==> flow/design.v <==
module accumulator(
    output wire [7:0] accout,
    input wire [7:0] aluin,
    input wire [7:0] regin,
    input wire [3:0] imm,
    input wire [1:0] selacc,
    input wire clk,
    input wire clb,
    input wire loadacc
);
reg [7:0] acc;
assign accout = acc;
always @(posedge clk or negedge clb) begin
    if(clb == 1'b0)
        acc <= 8'b0;
    else if (loadacc == 1'b1) begin
        case(selacc)
            2'b00: acc <= aluin;
            2'b11: acc <= {4'b0, imm};
            2'b10: acc <= regin;
        endcase
    end
end
endmodule
## Step by step through the tools: accumulator

The steps from the RTL of accumulator to its reports follow in flow order.
Lines are those of the file above, counted from 1.
Operators carry their Yosys type and port widths (W data, S select, Z words).
Library cell names are shortened.
Not given: -

| design | value |
|---|---|
| design top | accumulator |
| clock input | clk |
| standard-cell library | sky130hd |
| timing corner | tt_025C_1v80 |

## Word-level counts

Source: Yosys, flattened and elaborated, memories not mapped. Widths are those after wreduce. Registers that Yosys merges into a memory's read port (data or address) are not register bits. Print and check cells do not count. Equal cells are merged and count once.

| storage and ports | value |
|---|---|
| register bits after elaboration | 8 |
| output and inout bits | 8 |
| cells after elaboration | 7 |

| cells by class | value |
|---|---|
| equality and inequality tests | 2 |
| mux-type cells | 1 |
| reduce/logical cells | 3 |

Operator list:

| cell | count |
|---|---|
| $pmux W8 S3 | 1 |
| $eq A2 B2 Y1 const B | 2 |
| $reduce_bool A3 Y1 | 1 |
| $logic_not A2 Y1 | 1 |
| $reduce_and A2 Y1 | 1 |

## Logic depth

Longest topological path by Yosys (ltp), each cell counted once; first at word level (registers and memories cut), then after technology mapping (sequential cells cut; the memories' decode and read muxes count).

| logic depth | value |
|---|---|
| depth after elaboration | 3 |
| ABC_AREA | 1 |
| mapped depth | 7 |
| gate-level depth less buffers | 6 |

## Netlist

Source: synth_stat.txt of the flow (Yosys; design flattened, memories mapped). It holds for the ABC_AREA given above (unset counts as 0); a run with the other value may have another netlist.
The area totals of this step are shown rounded.

| mapped netlist | value |
|---|---|
| standard cells after synthesis | 66 |
| cell area after synthesis | 0.0004529 mm² |
| mapped flip-flops | 8 |
| buffers | 1 |

Cells by type:

| type | count | total area (µm²) |
|---|---|---|
| dfrtp_1 | 8 | 200.192 |
| nand2_1 | 40 | 150.144 |
| nand3_1 | 12 | 60.058 |
| o21ai_4 | 1 | 16.266 |
| buf_6 | 1 | 11.261 |
| inv_2 | 3 | 11.261 |
| nor2_1 | 1 | 3.754 |

## Timing after synthesis

OpenSTA on the mapped netlist: ideal clock, no wires. The path of least setup slack (recovery checks aside). Input and output delay are each 20% of the period. Register names are those of the netlist, which keeps one name where synthesis merged equal registers.

| path post-synthesis | value |
|---|---|
| path kind | input to register |
| from | input port selacc[1] |
| to | register acc[0] |
| clock period | 1870 ps |
| setup time | 117 ps |
| time at the first pin | 374 ps |
| data arrival time | 919 ps |
| required time | 1753 ps |
| path slack | 834 ps |
| delay of the path | 662 ps |
| driving pins on the path | 5 |
| path buffers | 1 |
| period reached after synthesis | 1036 ps |

"delay of the path" = arrival - input delay + setup time.
"driving pins on the path" counts driving pins, that of a launching flip-flop among them; a cell with two outputs on the path counts twice.
"period reached after synthesis" = period - worst setup slack (recovery checks aside). The figure is calculated, with input and output delays left at 20% of the set period.
Between the ends stands the longest chain of elaborated cells between them, by number of cells; it is not shown to be the way that was timed. Of several equally long chains one is given.
A line is the first line of the expression or statement that the cell stems from. Yosys adds cells for indexed reads and writes and turns some case tables into memories.
At most two assigning lines are given for a register; there are more.

| on the way, post-synthesis | value |
|---|---|
| cell sequence | buf_6 > o21ai_4 > inv_2 > nand2_1 > nand2_1 |
| length of the longest elaborated chain | 3 |
| elaborated cells between the ends (all ways) | 6 |
| source lines of those cells | 1 |
| classes of those cells | eq/ne: 2; mux: 1; reduce/logical: 3 |

Ends and longest elaborated chain, post-synthesis:

| what | line | RTL |
|---|---|---|
| from (decl) | 6 | `input wire [1:0] selacc,` |
| $eq A2 B2 Y1 | 17 | `case(selacc)` |
| $reduce_bool A3 Y1 | - |  |
| $reduce_and A2 Y1 | - |  |
| to (assign) | 18 | `2'b00: acc <= aluin;` |
| to (assign) | 19 | `2'b11: acc <= {4'b0, imm};` |
| to (decl) | 11 | `reg [7:0] acc;` |

## Worst path after layout

From the final timing report of job 2: the path of least setup slack in the routed layout; clock arrival at registers is part of the times.
The path's times are printed in steps of 10 ps; the period is the one set.

| path post-layout | value |
|---|---|
| path kind | register to output |
| from | register acc[5] |
| to | output port accout[5] |
| clock period | 853 ps |
| output delay | 170 ps |
| time at the first pin | 260 ps |
| data arrival time | 780 ps |
| required time | 680 ps |
| path slack | -100 ps |
| driving pins on the path | 2 |
| path buffers | 1 |

At most two assigning lines are given for a register; there are more.

| on the way, post-layout | value |
|---|---|
| cell sequence | dfrtp_1 > buf_2 |
| length of the longest elaborated chain | 0 |
| elaborated cells between the ends (all ways) | 0 |
| source lines of those cells | 0 |

Ends and longest elaborated chain, post-layout:

| what | line | RTL |
|---|---|---|
| from (decl) | 11 | `reg [7:0] acc;` |
| from (assign) | 18 | `2'b00: acc <= aluin;` |
| from (assign) | 19 | `2'b11: acc <= {4'b0, imm};` |
| to (decl) | 2 | `output wire [7:0] accout,` |

==> runs of accumulator <==
Flow measurements of accumulator on sky130hd: 2 stored runs with different settings, listed in no order. Input and output delays are each 20% of the period that was set; the output load is 0.01 pF.
"worst path time" means the part of the period allowed to the worst setup path (the constraints hold back 20% at inputs and 20% at outputs) less its slack; where the path has registers, the arrival times of their clocks count too.
"worst path time" is given in steps of 10 ps.
Measured values are rounded.

#### Job 1

| setting | value |
|---|---|
| period_ns | `1.4` |
| CORE_UTILIZATION | `50` |
| SETUP_SLACK_MARGIN | `0.02` |
| PLACE_DENSITY_LB_ADDON | `0.29` |
| CELL_PAD_IN_SITES_GLOBAL_PLACEMENT | `1` |
| CTS_CLUSTER_SIZE | `11` |
| CAP_MARGIN | `20` |
| CORE_MARGIN | `2` |
| SLEW_MARGIN | `20` |

Incomplete, placement halted on FLW-0024.

#### Job 2

| setting | value |
|---|---|
| period_ns | `0.853` |
| CORE_UTILIZATION | `40` |
| SETUP_SLACK_MARGIN | `-0.03` |
| PLACE_DENSITY | `0.71` |
| ABC_AREA | `1` |
| CTS_CLUSTER_SIZE | `41` |
| CAP_MARGIN | `20` |
| CORE_MARGIN | `2` |
| SLEW_MARGIN | `20` |

| result | value |
|---|---|
| worst path time | 780 ps |
| type of the worst setup path | register to output |
| lowest setup slack | -102 ps |
| area inside the die boundary | 0.001418 mm² |
| total negative slack on setup checks | -666 ps |
| utilization after routing | 0.77 |
| cell area after synthesis | 0.0004529 mm² |
